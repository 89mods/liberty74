==> flow/design.v <==
module dram(
	input i_clk,
	output reg ddr_clk = 0,
	output ddr_clk_c,
	inout [3:0] Q,
	output reg CS_b = 1,
	output reg ODT = 0,
	output reg RAS_b = 1,
	output reg CAS_b,
	output reg WE_b = 1,
	output reg [1:0] BA = 0,
	output [13:0] A,
	inout DQS,
	output DM,
	output reg CKE = 0,
	input CEb_in,
	inout [7:0] Q_f,
	input WEb_f,
	input [23:0] A_f,
	input rst,
	output ready,
	output bdir,  
	output dbg
);
wire [25:0] full_addr = {2'b00, A_f[23:0]};
assign Q = writing ? (rw_step >= 2 ? Q_f[3:0] : Q_f[7:4]) : 4'hz;
assign DQS = writing ? DQS_ll : 1'bz;
assign DM = !writing || rw_step == 0 || !counter_expired;
reg [13:0] init_A;
always @(*) begin
	casez(init_step)
		default: init_A = 0;
		7'b?000101: init_A = 1<<10;
		7'b?010001: init_A = (1 << 8);
		7'b?010100: init_A = 1<<10;
		7'b?011110: init_A = ('b010 | 0 | (3 << 4) | 0 | ((2 - 1) << 9) | 0);
		7'b?100001: init_A = (0 | (1 << 6) | 0 | (0 << 3) | (1 << 10) | 0) | (7 << 7);
		7'b?100100: init_A = (0 | (1 << 6) | 0 | (0 << 3) | (1 << 10) | 0);
	endcase
end
reg [1:0] BA_init;
always @(*) begin
	casez(init_step)
		default: BA_init = 2'bxx;  
		7'b?000111: BA_init = 2'b10;
		7'b?001010: BA_init = 2'b11;
		7'b?001101: BA_init = 2'b01;
		7'b?010000: BA_init = 2'b00;
		7'b?011101: BA_init = 2'b00;
		7'b?100000: BA_init = 2'b01;
		7'b?100011: BA_init = 2'b01;
	endcase
end
wire [13:0] ready_A = state == 1 ? row_address : {3'b000, column_address[10], 1'b0, column_address[9:0]};
assign A = init_done ? ready_A : init_A;
assign ddr_clk_c = !ddr_clk;
reg init_done;
reg [2:0] state;
reg [7:0] counter = 255;
reg [1:0] rw_step;
reg [8:0] command_timeout = 0;
reg writing;
reg DQS_l;
reg DQS_ll;
reg last_DQS;
reg ready_l;
reg needs_precharge;
reg [13:0] row_address_l;
reg latch_command = 0;
reg [6:0] init_step;
reg CE_edge = 1;
reg CE_edge_edge = 1;
reg [7:0] dbuff;
wire [7:0] counter_dec = counter - 1;
wire counter_expired = counter == 0;
assign bdir = WEb_f && !CEb_in;
assign Q_f = bdir ? dbuff : 8'hzz;
assign ready = ready_l && !latch_command;
wire [10:0] column_address = {full_addr[9:0], 1'b0};
wire [13:0] row_address = full_addr[23:10];
assign dbg = latch_command;
always @(negedge i_clk) DQS_ll <= DQS_l;
always @(posedge i_clk) begin
	if(!rst) begin
		CKE <= 0;
		CS_b <= 1;
		CAS_b <= 1;
		ready_l <= 0;
		init_done <= 0;
		state <= 0;
		DQS_l <= 0;
		writing <= 0;
		rw_step <= 0;
		init_step <= 0;
		needs_precharge <= 0;
		ODT <= 0;
	end else begin
		ddr_clk <= !ddr_clk;
		if(command_timeout) command_timeout <= command_timeout - 1;
		last_DQS <= DQS;
		if(counter_expired && state[1] ) begin
			rw_step <= rw_step - 1;
			if(rw_step == 0) begin
				state <= 0;
				ready_l <= 1;
				counter <= writing ? 2 : 0;
			end
			DQS_l <= !DQS_l;
			if(!writing && (rw_step == 1 || rw_step == 2)) dbuff <= {Q, dbuff[7:4]};
		end else if(init_done && ddr_clk) begin
			CS_b <= 1;
			RAS_b <= 1;
			CAS_b <= 1;
			WE_b <= 1;
			if(ready) begin
				CE_edge_edge <= CE_edge;
				CE_edge <= CEb_in;
				latch_command <= (CE_edge && !CEb_in) || (CE_edge_edge && !CE_edge) || (CE_edge_edge && !CEb_in);  
			end
			if(!counter_expired) begin
				counter <= counter_dec;
			end else if(state == 4) begin
				activate();
			end else if(state == 5) begin
				refresh();
				state <= 0;
				ready_l <= 1;
			end else if(state) begin
				if(WEb_f) begin
					begin_read();
				end else begin
					begin_write();
				end
			end else begin
				writing <= 0;
				if(!command_timeout && needs_precharge) begin
					needs_precharge <= 0;
					precharge();
					state <= 5;
				end else begin
					if(latch_command) begin
						ready_l <= 0;
						latch_command <= 0;
						CE_edge_edge <= CEb_in;
						CE_edge <= CEb_in;
						if(command_timeout) begin
							if(row_address == row_address_l && full_addr[25:24] == BA) begin
								if(WEb_f) begin
									begin_read();
								end else begin
									begin_write();
								end
							end else begin
								precharge();
								state <= 4;
							end
						end else begin
							activate();
							command_timeout <= 511;
							needs_precharge <= 1;
						end
					end else if(!command_timeout) begin
						refresh();
					end
				end
			end
		end
		if(CEb_in) dbuff <= 8'hAA;
		if(ddr_clk && !init_done) begin
			if(init_step == 1) begin
				CKE <= 1;
			end
			if(init_step == 2) begin
				counter <= 255;
			end
			if(init_step == 4 || init_step == 19) begin
				CS_b <= 0;
				RAS_b <= 0;
				WE_b <= 0;
			end
			if(init_step == 5 || init_step == 20) begin
				CS_b <= 1;
				RAS_b <= 1;
				WE_b <= 1;
				counter <= 255;
			end
			if(init_step == 7 || init_step == 10 || init_step == 13
			|| init_step == 16 || init_step == 29 || init_step == 32
			|| init_step == 35) begin
				BA <= BA_init;
				CS_b <= 0;
				RAS_b <= 0;
				CAS_b <= 0;
				WE_b <= 0;
			end
			if(init_step == 8 || init_step == 11 || init_step == 14
			|| init_step == 17 || init_step == 30 || init_step == 33
			|| init_step == 36) begin
				CS_b <= 1;
				RAS_b <= 1;
				CAS_b <= 1;
				WE_b <= 1;
				counter <= 255;
			end
			if(init_step == 22 || init_step == 25) begin
				CS_b <= 0;
				RAS_b <= 0;
				CAS_b <= 0;
				counter <= 255;
			end
			if(init_step == 23 || init_step == 26) begin
				CS_b <= 1;
				RAS_b <= 1;
				CAS_b <= 1;
			end
			if(init_step == 38) begin
				init_done <= 1;
				ODT <= 1;
				ready_l <= 1;
			end
			if(init_step[6]) counter <= 255;
			if(counter_expired) begin
				init_step <= init_step + 1;
			end else counter <= counter_dec;
		end
	end
end
task begin_read();
	begin
		CS_b <= 0;
		CAS_b <= 0;
		counter <= (3);
		rw_step <= 3;
		state <= 2;
		last_DQS <= 0;
		dbuff <= 0;
	end
endtask
task begin_write();
	begin
		writing <= 1;
		DQS_l <= 0;
		CS_b <= 0;
		CAS_b <= 0;
		WE_b <= 0;
		counter <= (3-1);
		rw_step <= 3;
		state <= 3;
	end
endtask
task activate();
	begin
		CS_b <= 0;
		RAS_b <= 0;
		BA <= full_addr[25:24];
		state <= 1;
		counter <= 1;
		row_address_l <= row_address;
	end
endtask
task precharge();
	begin
		CS_b <= 0;
		RAS_b <= 0;
		WE_b <= 0;
		counter <= 1;
	end
endtask
task refresh();
	begin
		CS_b <= 0;
		RAS_b <= 0;
		CAS_b <= 0;
		counter <= 4;
	end
endtask
endmodule
## Tool chain data of dram

What the tools print for dram, step after step.
Lines are those of the file above, counted from 1.
Operators carry their Yosys type and port widths (W data, S select, Z words).
Cell names lack the library's common part.
The mark -- stands for no value.

- Top: dram
- Clock port: i_clk
- Cell library: sky130hd
- Corner: tt_025C_1v80

## Word level

Source: Yosys, flattened and elaborated, memories not mapped. Widths are those after wreduce. Registers that Yosys merges into a memory's read port (data or address) are not register bits. Print and check cells do not count.

- Add/sub/neg operators: 4
- Multipliers: 0
- Div/mod/pow operators: 0
- $lt $le $gt $ge: 1
- Equal/unequal tests: 58
- Shift operators: 0
- Muxes and demuxes: 207
- Bitwise operators: 4
- Reduce/logical cells: 72

Operators with widths:

| cell | number |
|---|---|
| $mux W8 | 32 |
| $mux W1 | 120 |
| $mux W14 | 8 |
| $mux W9 | 10 |
| $eq A7 B5 Y1 const B | 10 |
| $pmux W11 S5 | 1 |
| $mux W2 | 22 |
| $eq A7 B4 Y1 const B | 5 |
| $eq A7 B6 Y1 const B | 5 |
| $mux W3 | 11 |
| $eq A6 B5 Y1 const B | 5 |
| $eq A6 B6 Y1 const B | 4 |
| $logic_or A1 B1 Y1 | 21 |
| $eq A7 B3 Y1 const B | 3 |
| $reduce_bool A3 Y1 | 6 |
| $ne A2 B2 Y1 const B | 8 |
| $reduce_and A8 Y1 | 2 |
| $eq A14 B14 Y1 | 1 |
| $reduce_bool A4 Y1 | 3 |
| $eq A6 B3 Y1 const B | 2 |
| $eq A6 B4 Y1 const B | 2 |
| $logic_and A1 B1 Y1 | 11 |
| $reduce_and A10 Y1 | 1 |
| $ne A3 B3 Y1 const B | 3 |
| $sub A9 B1 Y9 const B | 1 |
| $logic_not A9 Y1 | 1 |
| $reduce_and A9 Y1 | 1 |
| $reduce_bool A9 Y1 | 1 |

Not listed: further kinds 27, cells in them 46.

- Register bits: 69
- Latch bits: 0
- RAM bits: 0
- Bits in read-only memories: 0
- Clocked read ports x word width: 0
- Memory cells: 0
- Bits of input ports: 28
- Output and inout bits: 41
- Cells after elaboration: 370

## Depth

Yosys ltp: most cells in a row. Word level: on the elaborated netlist, between registers, memories and ports. Mapped: between sequential cells and ports; inverters and the memories' decode and read muxes count.

- Word-level depth: 19
- ABC_AREA: 0
- Gate-level depth with buffers: 11
- Mapped depth without buffers: 9

## Synthesis result

The flow's flattened synthesis, as Yosys stat reports it; memories are mapped. The netlist is that of the ABC_AREA named above (0 if unset); the other value can give another one.

- Cells in the netlist: 491
- Cell area after synthesis: 0.0044255 sq mm
- Sequential area: 0.0018518 sq mm
- Flip-flops: 69
- Buffer cells: 29

Cells by type:

| cell type | number | total area (sq um) |
|---|---|---|
| edfxtp_1 | 47 | 1.41E+03 |
| dfxtp_1 | 22 | 440.422 |
| xnor2_1 | 22 | 192.685 |
| nand2_1 | 48 | 180.173 |
| o21ai_0 | 32 | 160.154 |
| mux2i_1 | 13 | 130.125 |
| ha_1 | 10 | 125.12 |
| nor2_1 | 33 | 123.869 |
| a21oi_1 | 24 | 120.115 |
| nand3_1 | 24 | 120.115 |
| clkbuf_1 | 26 | 97.594 |
| mux2_2 | 8 | 90.086 |
| a31oi_1 | 13 | 81.328 |
| inv_1 | 20 | 75.072 |
| and2_1 | 10 | 62.56 |
| nor4_1 | 10 | 62.56 |
| nor3_1 | 12 | 60.058 |
| nor2b_1 | 9 | 56.304 |

Other cell types: 48; their cells: 108.

# Flow runs of dram

Measured results for dram: 2 stored runs of the Yosys and OpenROAD flow on sky130hd. The settings differ; the order carries no meaning. The constraints put input and output delay at 20% of the set period each and load the outputs with 0.01 pF.
"achieved clock period": clock period set for the run, less the worst setup slack. It is reckoned from that one timing run; input and output delays stay at 20% of the period that was set.
"allowed time less slack (worst setup path)" is the time allowed to the run's worst setup path (the clock period less input and output delay, where it has them) less its slack. Clock arrival times count: a late capture clock shortens it, a late launch clock lengthens it.
"allowed time less slack (worst setup path)" is known to 10 ps.

### Record 1

==> flow/run.sh <==
#!/bin/bash
# the make line also repeats the synthesis and layout settings of config.mk as NAME=value (left out here)
make -C /OpenROAD-flow-scripts/flow DESIGN_CONFIG=/design/flow/config.mk WORK_HOME=/design/flow/orfs CLKGATE_MAP_FILE= finish
==> flow/config.mk <==
export PLATFORM = sky130hd
export DESIGN_NAME = dram
export DESIGN_NICKNAME = dram
export VERILOG_FILES = /design/flow/design.v
export SDC_FILE = /design/flow/constraint.sdc
export NUM_CORES = 4
export LEC_CHECK = 0
export CAP_MARGIN = 5
export CELL_PAD_IN_SITES_GLOBAL_PLACEMENT = 1
export CORE_MARGIN = 2
export CORE_UTILIZATION = 51
export CTS_CLUSTER_SIZE = 85
export GPL_TIMING_DRIVEN = 0
export MIN_ROUTING_LAYER = met1
export PLACE_DENSITY_LB_ADDON = 0.12
export SLEW_MARGIN = 20
==> flow/constraint.sdc <==
create_clock -name core_clock -period 2.07 [get_ports {i_clk}]
set_input_delay 0.4140 -clock core_clock [delete_from_list [all_inputs] [get_ports {i_clk}]]
set_output_delay 0.4140 -clock core_clock [all_outputs]
set_load 0.01 [all_outputs]

Results of record 1:
- Chip area after synthesis (Yosys): 0.0044255 sq mm
- Final worst hold slack: 265 ps
- Worst slack on setup checks: -312 ps
- Allowed time less slack (worst setup path): 2380 ps
- Critical path type: register -> register
- Overall die area: 0.0094381 sq mm
- Post-route utilization: 85.7 %
- Achieved clock period: 2382 ps
- Standard-cell area after layout: 0.0071143 sq mm

### Record 2

==> flow/run.sh <==
#!/bin/bash
# the make line also repeats the synthesis and layout settings of config.mk as NAME=value (left out here)
make -C /OpenROAD-flow-scripts/flow DESIGN_CONFIG=/design/flow/config.mk WORK_HOME=/design/flow/orfs CLKGATE_MAP_FILE= finish
==> flow/config.mk <==
export PLATFORM = sky130hd
export DESIGN_NAME = dram
export DESIGN_NICKNAME = dram
export VERILOG_FILES = /design/flow/design.v
export SDC_FILE = /design/flow/constraint.sdc
export NUM_CORES = 4
export LEC_CHECK = 0
export CAP_MARGIN = 0
export CORE_ASPECT_RATIO = 1.23
export CORE_MARGIN = 2
export CORE_UTILIZATION = 35
export PLACE_DENSITY = 0.91
export SETUP_SLACK_MARGIN = 0.1
export SLEW_MARGIN = 10
export TNS_END_PERCENT = 50
==> flow/constraint.sdc <==
create_clock -name core_clock -period 2.68 [get_ports {i_clk}]
set_input_delay 0.5360 -clock core_clock [delete_from_list [all_inputs] [get_ports {i_clk}]]
set_output_delay 0.5360 -clock core_clock [all_outputs]
set_load 0.01 [all_outputs]

Results of record 2:
- Chip area after synthesis (Yosys): 0.0044255 sq mm
- Final worst hold slack: 405 ps
- Worst slack on setup checks: 75 ps
- Overall die area: 0.0135647 sq mm
- Post-route utilization: 48.1 %
- Standard-cell area after layout: 0.0059357 sq mm
